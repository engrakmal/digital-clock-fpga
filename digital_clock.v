==> flow/design.v <==
module digital_clock(clock, reset, display);
input clock, reset;
output [41:0] display;
reg [7:0] bcd_hr, bcd_min, bcd_sec;
reg [5:0] temp_count_min, temp_count_sec;
reg [4:0] temp_count_hr;
reg [41:0] temp_display;
reg [26:0] i;
always @(posedge clock)
	begin
		if(~reset)
			begin
				temp_count_sec = 0;
				temp_count_min = 0;
				temp_count_hr = 0;
				i = 0;
			end
		else
			if(i < 50000000)
				i = i + 1;
			else
			begin
			i = 0;
				if(temp_count_sec < 59)
					temp_count_sec = temp_count_sec + 1;
				else
					begin
						temp_count_sec = 0;
							if (temp_count_min < 59)
								temp_count_min = temp_count_min + 1;
							else
								begin
									temp_count_min = 0;
										if (temp_count_hr < 23)
											temp_count_hr = temp_count_hr + 1;
										else
											begin
												temp_count_hr = 0;
											end
								end
					end
			end
				binary_to_bcd_min_sec(bcd_sec, temp_count_sec);
				bcd_to_7segment(temp_display[6:0], bcd_sec[3:0]);
				bcd_to_7segment(temp_display[13:7], bcd_sec[7:4]);
				binary_to_bcd_min_sec(bcd_min, temp_count_min);
				bcd_to_7segment(temp_display[20:14], bcd_min[3:0]);
				bcd_to_7segment(temp_display[27:21], bcd_min[7:4]);
				binary_to_bcd_hr(bcd_hr, temp_count_hr);
				bcd_to_7segment(temp_display[34:28], bcd_hr[3:0]);
				bcd_to_7segment(temp_display[41:35], bcd_hr[7:4]);
	end
assign display = temp_display;
task binary_to_bcd_min_sec;
output [7:0] out_bcd;
input [5:0] in_binary;
reg [7:0] temp_out_bcd;
reg [3:0] i;   
begin
temp_out_bcd = 0;  
for (i = 0; i < 6; i = i+1)  
	begin
		temp_out_bcd = {temp_out_bcd[6:0],in_binary[5-i]};  
		if(i < 5 && temp_out_bcd[3:0] > 4) 
			temp_out_bcd[3:0] = temp_out_bcd[3:0] + 3;
		if(i < 5 && temp_out_bcd[7:4] > 4)
			temp_out_bcd[7:4] = temp_out_bcd[7:4] + 3;
	end
	out_bcd = temp_out_bcd;
end  
endtask
task binary_to_bcd_hr;
output [7:0] out_bcd;
input [4:0] in_binary;
reg [7:0] temp_out_bcd;
reg [3:0] i;   
begin
temp_out_bcd = 0;  
for (i = 0; i < 5; i = i+1)  
	begin
		temp_out_bcd = {temp_out_bcd[6:0],in_binary[4-i]};  
		if(i < 4 && temp_out_bcd[3:0] > 4) 
			temp_out_bcd[3:0] = temp_out_bcd[3:0] + 3;
		if(i < 4 && temp_out_bcd[7:4] > 4)
			temp_out_bcd[7:4] = temp_out_bcd[7:4] + 3;
	end
	out_bcd = temp_out_bcd;
end 
endtask
task bcd_to_7segment;
output [6:0] hex_code;
input [3:0] bcd_time;
begin
	hex_code = 7'b0000000;
	case (bcd_time)
		4'b0000 : hex_code = 7'b1000000;
		4'b0001 : hex_code = 7'b1111001;
		4'b0010 : hex_code = 7'b0100100;
		4'b0011 : hex_code = 7'b0110000;
		4'b0100 : hex_code = 7'b0011001;          
		4'b0101 : hex_code = 7'b0010010;
		4'b0110 : hex_code = 7'b0000011;
		4'b0111 : hex_code = 7'b1111000;
		4'b1000 : hex_code = 7'b0000000;
		4'b1001 : hex_code = 7'b0011000;
		default : hex_code = 7'b1000000;
	endcase
end
endtask
endmodule
# From RTL to reports: digital_clock
# Tool output for the design above, in the order of the flow.
# Line numbers count from 1 in the design file above.
# Operators: Yosys type, input widths -> output width; for muxes data width and select width s.
# Not given: -
dict set report design {
  top {digital_clock}
  clock_port {clock}
  cell_library {sky130hd}
  corner {tt_025C_1v80}
}

# Word-level counts
# Yosys after proc, flatten, opt, wreduce and memory -nomap, before mapping. Enables and synchronous resets that opt folds into registers are not counted as muxes. Print and check cells are not counted.
# Yosys's memory passes give these memory sizes; they may raise the number of words (mostly to a power of two), join words into wider ones and drop unused or constant bits.
dict set report bits {
  ff_bits 44
  mem_bits_ro 672
  clocked_rd_ports_x_width 42
  mem_count 6
  in_bits 2
}
dict set report op_classes {
  add_sub_neg 29
  cmp 29
  muxes 37
  reduce_and_logical 1
}
# name size word_bits read_ports write_ports line_no
set memory_table {}
lappend memory_table {{(name not given)} 16 7 1 0 95} ;# case (bcd_time)
lappend memory_table {{(name not given)} 16 7 1 0 95}
lappend memory_table {{(name not given)} 16 7 1 0 95}
lappend memory_table {{(name not given)} 16 7 1 0 95}
lappend memory_table {{(name not given)} 16 7 1 0 95}
lappend memory_table {{(name not given)} 16 7 1 0 95}
# cell count
set op_table {}
lappend op_table {{$gt 4x3->1 const B} 19}
lappend op_table {{$add 4x2->4 const B} 11}
lappend op_table {{$mux 4} 11}
lappend op_table {{$mux 3} 14}
lappend op_table {{$mux 6} 7}
lappend op_table {{$add 27x1->27 const B} 1}
lappend op_table {{$lt 27x26->1 const B} 1}
lappend op_table {{$mux 5} 5}
lappend op_table {{$add 3x2->3 const B} 8}
lappend op_table {{$add 6x1->6 const B} 2}
lappend op_table {{$lt 6x6->1 const B} 2}
lappend op_table {{$add 1x2->3 const AB} 3}
lappend op_table {{$add 1x2->3 const B} 3}
lappend op_table {{$gt 1x3->1 const AB} 3}
lappend op_table {{$gt 1x3->1 const B} 3}
lappend op_table {{$add 5x1->5 const B} 1}
lappend op_table {{$lt 5x5->1 const B} 1}
lappend op_table {{$reduce_and 2->1} 1}

# Longest topological paths
# Longest topological path by Yosys (ltp), each cell counted once; first at word level (registers and memories cut), then after technology mapping (sequential cells cut; the memories' decode and read muxes count).
dict set report logic_depth {
  word_depth 15
  abc_area 1
  ltp_mapped 32
  depth_no_buf 31
}

# After synthesis
# Source: synth_stat.txt of the flow (Yosys; design flattened, memories mapped). It holds for the ABC_AREA given above (unset counts as 0); a run with the other value may have another netlist.
dict set report mapped {
  cell_count 646
  area_um2 4904.7
  ffs 84
  n_buf 6
}
# type count area_total_um2
set by_type {}
lappend by_type {sky130_fd_sc_hd__dfxtp_1 84 1.68E+03}
lappend by_type {sky130_fd_sc_hd__nand2_1 132 495.475}
lappend by_type {sky130_fd_sc_hd__ha_1 38 475.456}
lappend by_type {sky130_fd_sc_hd__inv_1 86 322.81}
lappend by_type {sky130_fd_sc_hd__nand3_1 49 245.235}
lappend by_type {sky130_fd_sc_hd__nand2_2 34 212.704}
lappend by_type {sky130_fd_sc_hd__nor2_1 53 198.941}
lappend by_type {sky130_fd_sc_hd__nand3_2 12 120.115}
lappend by_type {sky130_fd_sc_hd__xor2_1 11 96.342}
lappend by_type {sky130_fd_sc_hd__a21oi_1 16 80.077}
lappend by_type {sky130_fd_sc_hd__nand2_4 7 78.826}
lappend by_type {sky130_fd_sc_hd__o21ai_0 14 70.067}
lappend by_type {sky130_fd_sc_hd__nor3_1 12 60.058}
lappend by_type {sky130_fd_sc_hd__inv_2 14 52.55}
lappend by_type {sky130_fd_sc_hd__nand3_4 3 52.55}
lappend by_type {sky130_fd_sc_hd__nand4_1 8 50.048}
lappend by_type {sky130_fd_sc_hd__nor2_2 8 50.048}
lappend by_type {sky130_fd_sc_hd__nor3_2 5 50.048}
# Not listed: further types 32, cells in them 60.

# Path before layout
# Source: OpenSTA report_checks on the synthesized netlist (no wires, ideal clock, input and output delay 20% of the period each), path of least setup slack; recovery checks are left aside. Register names are those of the netlist, which keeps one name where synthesis merged equal registers.
dict set report synth_timing {
  path_kind {input to register}
  start {in reset}
  end {reg temp_display[15]}
  tclk_ps 4760
  setup_ps 78
  launch_ps 952
  arrival_ps 3630
  required_ps 4682
  path_slack_ps 1052
  delay_ps 2756
  driving_pins 18
  synth_period_reached_ps 3708
}
# "delay_ps" is the arrival time less input delay plus setup time.
# "driving_pins": output pins that drive a net of the path, with the launching flip-flop's if there is one; two outputs of one cell count as two.
# "synth_period_reached_ps" is the clock period less the worst setup slack; recovery checks do not enter. This is arithmetic on one report: input and output delays are still those of the set period (20% each).
# The rows between start and end are the longest chain of elaborated cells between them; the timing report does not say that the signal goes this way. Where chains are equally long, one stands for them.
# Each line given opens the expression or statement behind the cell; cells for indexed reads and writes are added by Yosys, which also makes memories of some case tables.
dict set report synth_between {
  path_cell_list {sky130_fd_sc_hd__buf_2 > sky130_fd_sc_hd__nand2_1 > sky130_fd_sc_hd__nor2_1 > sky130_fd_sc_hd__ha_1 > sky130_fd_sc_hd__xor2_1 > sky130_fd_sc_hd__ha_1 > sky130_fd_sc_hd__nand3_2 > sky130_fd_sc_hd__nand3_1 > sky130_fd_sc_hd__nand2_2 > sky130_fd_sc_hd__ha_1 > sky130_fd_sc_hd__inv_1 > sky130_fd_sc_hd__nand3_2 > sky130_fd_sc_hd__nand2_2 > sky130_fd_sc_hd__nand2_1 > sky130_fd_sc_hd__nand2_2 > sky130_fd_sc_hd__inv_1 > sky130_fd_sc_hd__ha_1 > sky130_fd_sc_hd__nor3_1}
  elab_chain_cells 11
}
# element line_no
set synth_lines {}
lappend synth_lines {{start, declared} 2} ;# input clock, reset;
lappend synth_lines {{$mux 6} 11} ;# if(~reset)
lappend synth_lines {{$add 1x2->3} 65} ;# temp_out_bcd[3:0] = temp_out_bcd[3:0] + 3;
lappend synth_lines {{$mux 3} 64} ;# if(i < 5 && temp_out_bcd[3:0] > 4)
lappend synth_lines {{$gt 4x3->1} 64}
lappend synth_lines {{$mux 4} 64}
lappend synth_lines {{$gt 4x3->1} 64}
lappend synth_lines {{$mux 4} 64}
lappend synth_lines {{$gt 4x3->1} 64}
lappend synth_lines {{$mux 4} 64}
lappend synth_lines {{$gt 4x3->1} 64}
lappend synth_lines {{$mux 4} 64}
lappend synth_lines {{end, declared} 7} ;# reg [41:0] temp_display;

# Path in the finished layout
# Path of least setup slack in the final report of stored run 1 (OpenROAD, finished layout, wires in). Where an end is a register, its clock arrival counts in the times.
# The path's times are printed in steps of 10 ps; the period is the one set.
dict set report layout_timing {
  path_kind {register to register}
  start {reg i[26]}
  end {reg temp_display[19]}
  tclk_ps 4340
  setup_ps 100
  launch_ps 360
  arrival_ps 4290
  required_ps 4610
  path_slack_ps 320
  driving_pins 26
}
# The rows between start and end are the longest chain of elaborated cells between them; the timing report does not say that the signal goes this way. Where chains are equally long, one stands for them.
# A register here has more assigning lines than the two given.
dict set report layout_between {
  path_cell_list {sky130_fd_sc_hd__dfxtp_1 > sky130_fd_sc_hd__nor2_4 > sky130_fd_sc_hd__nand3_4 > sky130_fd_sc_hd__nor2_4 > sky130_fd_sc_hd__nand2_4 > sky130_fd_sc_hd__nand3_4 > sky130_fd_sc_hd__buf_4 > sky130_fd_sc_hd__nand2_4 > sky130_fd_sc_hd__xor2_4 > sky130_fd_sc_hd__nor2_4 > sky130_fd_sc_hd__ha_4 > sky130_fd_sc_hd__xor2_4 > sky130_fd_sc_hd__ha_4 > sky130_fd_sc_hd__inv_4 > sky130_fd_sc_hd__nand3_4 > sky130_fd_sc_hd__nand3_2 > sky130_fd_sc_hd__nand2_2 > sky130_fd_sc_hd__ha_4 > sky130_fd_sc_hd__inv_4 > sky130_fd_sc_hd__nand3_4 > sky130_fd_sc_hd__nand2_4 > sky130_fd_sc_hd__nand2_2 > sky130_fd_sc_hd__nand2_4 > sky130_fd_sc_hd__buf_4 > sky130_fd_sc_hd__ha_1 > sky130_fd_sc_hd__o21ai_1}
  elab_chain_cells 13
}
# element line_no
set layout_lines {}
lappend layout_lines {{start, declared} 8} ;# reg [26:0] i;
lappend layout_lines {{start, assigned} 16} ;# i = 0;
lappend layout_lines {{start, assigned} 20} ;# i = i + 1;
lappend layout_lines {{$lt 27x26->1} 19} ;# if(i < 50000000)
lappend layout_lines {{$mux 6} 19}
lappend layout_lines {{$mux 6} 11} ;# if(~reset)
lappend layout_lines {{$add 1x2->3} 65} ;# temp_out_bcd[3:0] = temp_out_bcd[3:0] + 3;
lappend layout_lines {{$mux 3} 64} ;# if(i < 5 && temp_out_bcd[3:0] > 4)
lappend layout_lines {{$gt 4x3->1} 64}
lappend layout_lines {{$mux 4} 64}
lappend layout_lines {{$gt 4x3->1} 64}
lappend layout_lines {{$mux 4} 64}
lappend layout_lines {{$gt 4x3->1} 64}
lappend layout_lines {{$mux 4} 64}
lappend layout_lines {{$gt 4x3->1} 64}
lappend layout_lines {{$mux 4} 64}
lappend layout_lines {{end, declared} 7} ;# reg [41:0] temp_display;

# digital_clock through Yosys and OpenROAD on sky130hd: 2 stored runs, unordered, with their settings and measured results. The constraints put input and output delay at 20% of the set period each and load the outputs with 0.01 pF.
# "period_reached_ps" means the clock period less the worst setup slack. The figure is calculated, with input and output delays left at 20% of the set period.
# "power.total_uw": no workload was simulated; the value follows from the tool's default switching activity.
run="stored run 1" settings period_ns=4.34 CORE_UTILIZATION=41 SETUP_SLACK_MARGIN=1.26 PLACE_DENSITY=0.65 CELL_PAD_IN_SITES_DETAIL_PLACEMENT=1 ABC_AREA=1 GPL_ROUTABILITY_DRIVEN=0 CTS_CLUSTER_DIAMETER=184 SLEW_MARGIN=20 MAX_ROUTING_LAYER="met4" CAP_MARGIN=20 CORE_MARGIN=2
run="stored run 1" results period_reached_ps=4020 power.total_uw=2131 yosys_chip_area_um2=4904.7 hold_worst_slack_ps=454 design.die.area_um2=12853.9 tns_ps=0 fin_util_pct=64.2 final_setup_ws_ps=320
run="stored run 2" settings period_ns=7.87 CORE_UTILIZATION=42 SETUP_SLACK_MARGIN=1.75 PLACE_DENSITY_LB_ADDON=0.03 HOLD_SLACK_MARGIN=0.27 CORE_ASPECT_RATIO=0.88 CELL_PAD_IN_SITES_DETAIL_PLACEMENT=1 ABC_AREA=0 GPL_TIMING_DRIVEN=0 MIN_ROUTING_LAYER="met2" MAX_ROUTING_LAYER="met5" CAP_MARGIN=20 CORE_MARGIN=2 SLEW_MARGIN=20
run="stored run 2" results period_reached_ps=5930 power.total_uw=909.9 yosys_chip_area_um2=4647.0 hold_worst_slack_ps=467 design.die.area_um2=11923.6 tns_ps=0 fin_util_pct=52.1 final_setup_ws_ps=1940
